==> flow/design.v <==
module main(
  input           CLK,           
  output          ACT,           
  input  [2:0]    CMD,           
  inout  [7:0]    D,             
  input           SIGMA_IN,
  input           ZMREQ,         
  input           ZIOREQ,        
  input           ZM1,           
  input           ZRD,           
  input           ZSLTSL,        
  output          ZBUSDIR,       
  inout           ZINT,          
  inout           ZWAIT,         
  input [15:0]    ZA,
  inout [7:0]     ZD,            
  output reg [2:0] LED,          
  output reg [1:0] SIGMA_OUT,    
  inout            SNDCLK        
);
assign ACT = ZMREQ & ZIOREQ;
assign ZBUSDIR = 1;  
reg [7:0] fdata;
reg [7:0] zdout;
reg fzint;
reg fwait;
reg freset;
assign SNDCLK = freset ?  1'b0 : 1'bz;
assign ZD[7:0] = ~(ZSLTSL & ZRD) ? zdout[7:0] : 8'bz;
assign ZINT = fzint ?  1'b0 : 1'bz;
assign ZWAIT = fwait ? 1'b0 : 1'bz;
assign parity1 = (^ZA[15:0]) ^ ZIOREQ ^ ZMREQ ^ ZRD ^ ZM1; 
assign parity2 = (^ZD[7:0]); 
assign D = (CMD[2] == 0) ? fdata[7:0] : 8'bz;
always @(*)
begin
    case(CMD[2:0])
      3'b000:    
      begin
        fdata[7:0] = { 
                       parity1,    
                       parity2,    
                       1'b0,       
                       1'b0,       
                       1'b0,       
                       ZMREQ,      
                       ZRD,        
                       ZM1         
                       };
      end
      3'b001:    
      begin
        fdata[7:0] = ZA[7:0];
      end
      3'b010:    
      begin
        fdata[7:0] = ZA[15:8];
      end
      3'b011:    
      begin
        fdata[7:0] = ZD[7:0];
      end
      default:
      begin
        fdata[7:0] = { 
                       LED[2:0],
                       SNDCLK,
                       1'b0,
                       1'b0,
                       ZSLTSL,
                       ZINT
                      };      
      end  
    endcase
end
always @(posedge CLK)
begin
  SIGMA_OUT[1] = SIGMA_IN;  
  SIGMA_OUT[0] = SIGMA_IN;  
end
always @(posedge CLK or negedge SNDCLK)
begin
  if(SNDCLK == 0) begin
    LED[2:1] <= 0;  
    fzint <= 1'b0;
    fwait <= 1'b0;
  end  
  else 
    case(CMD[2:0])
      3'b100:    
      begin
        zdout[7:0] <= D[7:0];
      end
      3'b101:    
      begin
         LED[2:0] <= D[2:0];  
         fzint <= D[4];       
         freset <= D[5];      
      end
    endcase
end
endmodule
Tool chain data of main
The steps from the RTL of main to its reports follow in flow order.
Line numbers count from 1 in the design file above.
{"block": "design", "top_module": "main", "clock": "CLK", "lib": "sky130hd", "pvt_corner": "tt_025C_1v80"}

Word-level counts
Source: Yosys, flattened and elaborated, memories not mapped. Widths are those after wreduce. Registers that Yosys merges into a memory's read port (data or address) are not register bits. Print and check cells do not count. Equal cells are merged and count once.
{"block": "word_totals", "regBits": 14, "latch_bits": 0, "ram_bits": 0, "rom_bits": 0, "clocked_rd_ports_x_width": 0, "mem_count": 0, "out_inout_bits": 26, "elab_cells": 26}
{"block": "classes", "addsub": 0, "n_mul": 0, "div": 0, "cmp": 0, "eq_ne": 5, "n_shift": 0, "n_mux": 5, "n_logic": 6, "reduce_logical": 5}
{"block": "op_table", "operator": "case mux 8 bit (select 4 bit)", "count": 1}
{"block": "op_table", "operator": "parity 16 bit", "count": 1}
{"block": "op_table", "operator": "two-way mux 8 bit", "count": 2}
{"block": "op_table", "operator": "parity 8 bit", "count": 1}
{"block": "op_table", "operator": "equality test 3 x 2 -> 1 bit (second input constant)", "count": 2}
{"block": "op_table", "operator": "equality test 3 bit (second input constant)", "count": 2}
{"block": "op_table", "operator": "XOR 1 bit", "count": 4}
{"block": "op_table", "operator": "AND reduction 2 bit", "count": 2}
{"block": "op_table", "operator": "equality test 3 x 1 -> 1 bit (second input constant)", "count": 1}
{"block": "op_table", "operator": "logical NOT 3 bit", "count": 1}
{"block": "op_table", "operator": "bitwise AND 1 bit", "count": 2}
{"block": "op_table", "operator": "two-way mux 1 bit", "count": 2}

Logic depth
Longest topological path by Yosys (ltp), each cell counted once; first at word level (registers and memories cut), then after technology mapping (sequential cells cut; the memories' decode and read muxes count).
{"block": "depth", "depth_word": 7, "ABC_AREA": 1, "depth_mapped": 13, "depth_no_buf": 13}

Netlist
Source: synth_stat.txt of the flow (Yosys; design flattened, memories mapped). It holds for the ABC_AREA given above (unset counts as 0); a run with the other value may have another netlist.
The area totals of this step are shown rounded.
{"block": "by_type", "type": "sky130_fd_sc_hd__nand2_1", "count": 74, "area_total_um2": 277.766}
{"block": "by_type", "type": "sky130_fd_sc_hd__buf_4", "count": 16, "area_total_um2": 120.115}
{"block": "by_type", "type": "sky130_fd_sc_hd__inv_1", "count": 22, "area_total_um2": 82.579}
{"block": "by_type", "type": "sky130_fd_sc_hd__nor2_1", "count": 15, "area_total_um2": 56.304}
{"block": "by_type", "type": "sky130_fd_sc_hd__xnor2_1", "count": 5, "area_total_um2": 43.792}
{"block": "by_type", "type": "sky130_fd_sc_hd__o22ai_1", "count": 4, "area_total_um2": 25.024}
{"block": "by_type", "type": "sky130_fd_sc_hd__dfxtp_1", "count": 1, "area_total_um2": 20.019}
{"block": "by_type", "type": "sky130_fd_sc_hd__nand3_1", "count": 4, "area_total_um2": 20.019}
{"block": "by_type", "type": "sky130_fd_sc_hd__o221ai_1", "count": 2, "area_total_um2": 17.517}
{"block": "by_type", "type": "sky130_fd_sc_hd__clkinv_1", "count": 3, "area_total_um2": 11.261}
{"block": "by_type", "type": "sky130_fd_sc_hd__inv_2", "count": 3, "area_total_um2": 11.261}
{"block": "by_type", "type": "sky130_fd_sc_hd__o2111ai_1", "count": 1, "area_total_um2": 8.758}
{"block": "by_type", "type": "sky130_fd_sc_hd__xor2_1", "count": 1, "area_total_um2": 8.758}
{"block": "by_type", "type": "sky130_fd_sc_hd__conb_1", "count": 2, "area_total_um2": 7.507}
{"block": "by_type", "type": "sky130_fd_sc_hd__nand2_2", "count": 1, "area_total_um2": 6.256}
{"block": "by_type", "type": "sky130_fd_sc_hd__nor2_2", "count": 1, "area_total_um2": 6.256}
{"block": "by_type", "type": "sky130_fd_sc_hd__o21ai_0", "count": 1, "area_total_um2": 5.005}
{"block": "synth_totals", "stdcells": 156, "yosys_area_um2": 728.2, "sequential_area_um2": 20.0, "ff_cells": 1, "buf_cells": 16}

Timing after synthesis
Path of least setup slack by OpenSTA after synthesis, without wires, with an ideal clock, recovery checks aside; 20% of the period is set as input and as output delay. Where synthesis merged equal registers, the netlist keeps one of their names.
{"block": "synth_path", "kind": "input-to-output", "from": "input port ZA[13]", "to": "output port D[7]", "tclk_ns": 2.49, "input_delay_ns": 0.498, "launch_ns": 0.498, "arrival_ns": 1.220, "required_ns": 1.992, "slack_ns": 0.772, "path_delay_ns": 0.722, "path_stages": 11, "path_buffers": 0, "synth_period_reached_ns": 1.718}
"path_delay_ns" = arrival - input delay + setup time.
A path that ends at an output port has no setup time.
"path_stages": output pins that drive a net of the path, with the launching flip-flop's if there is one; two outputs of one cell count as two.
"synth_period_reached_ns" = period - worst setup slack (recovery checks aside). The figure is calculated, with input and output delays left at 20% of the set period.
The rows between start and end are the longest chain of elaborated cells between them; the timing report does not say that the signal goes this way. Where chains are equally long, one stands for them.
A line is the first line of the expression or statement that the cell stems from. Yosys adds cells for indexed reads and writes and turns some case tables into memories.
{"block": "synth_via", "cell_sequence": "sky130_fd_sc_hd__nand2_1 > sky130_fd_sc_hd__inv_2 > sky130_fd_sc_hd__nor2_1 > sky130_fd_sc_hd__nand2_1 > sky130_fd_sc_hd__nand2_1 > sky130_fd_sc_hd__nand2_1 > sky130_fd_sc_hd__nand2_1 > sky130_fd_sc_hd__nand2_1 > sky130_fd_sc_hd__nand3_1 > sky130_fd_sc_hd__nand3_1 > sky130_fd_sc_hd__nand2_1", "elab_chain_cells": 7, "cone_cells": 7, "classes_between": "2 x mux; 4 x logic; 1 x reduce/logical"}
{"block": "synth_rtl", "item": "start, declared", "line": 15, "source": "input [15:0]    ZA,"}
{"block": "synth_rtl", "item": "parity 16 bit", "line": 32, "source": "assign parity1 = (^ZA[15:0]) ^ ZIOREQ ^ ZMREQ ^ ZRD ^ ZM1;"}
{"block": "synth_rtl", "item": "XOR 1 bit x4", "line": 32}
{"block": "synth_rtl", "item": "case mux 8 bit (select 4 bit)", "line": 37, "source": "case(CMD[2:0])"}
{"block": "synth_rtl", "item": "two-way mux 8 bit", "line": 34, "source": "assign D = (CMD[2] == 0) ? fdata[7:0] : 8'bz;"}
{"block": "synth_rtl", "item": "end, declared", "line": 5, "source": "inout  [7:0]    D,"}

Timing after layout
Path of least setup slack in the final report of entry A (OpenROAD, finished layout, wires in). Where an end is a register, its clock arrival counts in the times.
{"block": "layout_path", "kind": "input-to-output", "from": "input port ZA[10]", "to": "output port D[7]", "tclk_ns": 3.4, "input_delay_ns": 0.68, "launch_ns": 0.68, "arrival_ns": 2.09, "required_ns": 2.72, "slack_ns": 0.63, "path_stages": 13, "path_buffers": 1}
The rows between start and end are the longest chain of elaborated cells between them; the timing report does not say that the signal goes this way. Where chains are equally long, one stands for them.
{"block": "layout_via", "cell_sequence": "sky130_fd_sc_hd__clkdlybuf4s50_1 > sky130_fd_sc_hd__inv_1 > sky130_fd_sc_hd__nand2_1 > sky130_fd_sc_hd__nand2_1 > sky130_fd_sc_hd__nand2_1 > sky130_fd_sc_hd__nand2_1 > sky130_fd_sc_hd__nand2_1 > sky130_fd_sc_hd__nand2_1 > sky130_fd_sc_hd__nand2_1 > sky130_fd_sc_hd__nand2_1 > sky130_fd_sc_hd__nand2_1 > sky130_fd_sc_hd__nand3_1 > sky130_fd_sc_hd__nand2_1", "elab_chain_cells": 7, "cone_cells": 7, "classes_between": "2 x mux; 4 x logic; 1 x reduce/logical"}
{"block": "layout_rtl", "item": "start, declared", "line": 15, "source": "input [15:0]    ZA,"}
{"block": "layout_rtl", "item": "parity 16 bit", "line": 32, "source": "assign parity1 = (^ZA[15:0]) ^ ZIOREQ ^ ZMREQ ^ ZRD ^ ZM1;"}
{"block": "layout_rtl", "item": "XOR 1 bit x4", "line": 32}
{"block": "layout_rtl", "item": "case mux 8 bit (select 4 bit)", "line": 37, "source": "case(CMD[2:0])"}
{"block": "layout_rtl", "item": "two-way mux 8 bit", "line": 34, "source": "assign D = (CMD[2] == 0) ? fdata[7:0] : 8'bz;"}
{"block": "layout_rtl", "item": "end, declared", "line": 5, "source": "inout  [7:0]    D,"}

Subject: main on sky130hd, stored results

Hello all,

Top module main; platform sky130hd; tools Yosys and OpenROAD; 2 stored runs in no particular order. Input and output delays are each 20% of the period that was set; the output load is 0.01 pF.
"period_reached_ns" = clock period - worst setup slack. The figure is calculated, with input and output delays left at 20% of the set period.
Values from the reports are rounded here.

{"run": "entry A", "settings": { "period_ns": 3.4, "CORE_UTILIZATION": 29, "SETUP_SLACK_MARGIN": 0.17, "PLACE_DENSITY_LB_ADDON": 0.17, "CORE_ASPECT_RATIO": 1.9, "CORE_MARGIN": 6, "CELL_PAD_IN_SITES_GLOBAL_PLACEMENT": 2, "ABC_AREA": 1, "GPL_ROUTABILITY_DRIVEN": 1, "CTS_CLUSTER_DIAMETER": 77, "SLEW_MARGIN": 25, "CAP_MARGIN": 20 }, "results": { "setup_ws_ns": 0.628, "period_reached_ns": 2.772, "yosys_chip_area_um2": 728.2, "hold_ws_ns": 1.135, "dieArea_um2": 3920, "utilization_pct": 41.4, "setupTns_ns": 0.000 }}
{"run": "entry B", "settings": { "period_ns": 2.86, "CAP_MARGIN": 20, "CORE_MARGIN": 2, "CORE_UTILIZATION": 40, "SLEW_MARGIN": 20 }, "results": { "setup_ws_ns": 0.129, "period_reached_ns": 2.731, "yosys_chip_area_um2": 521.8, "hold_ws_ns": 1.034, "dieArea_um2": 1609, "utilization_pct": 62.5, "setupTns_ns": 0.000 }}

Thanks
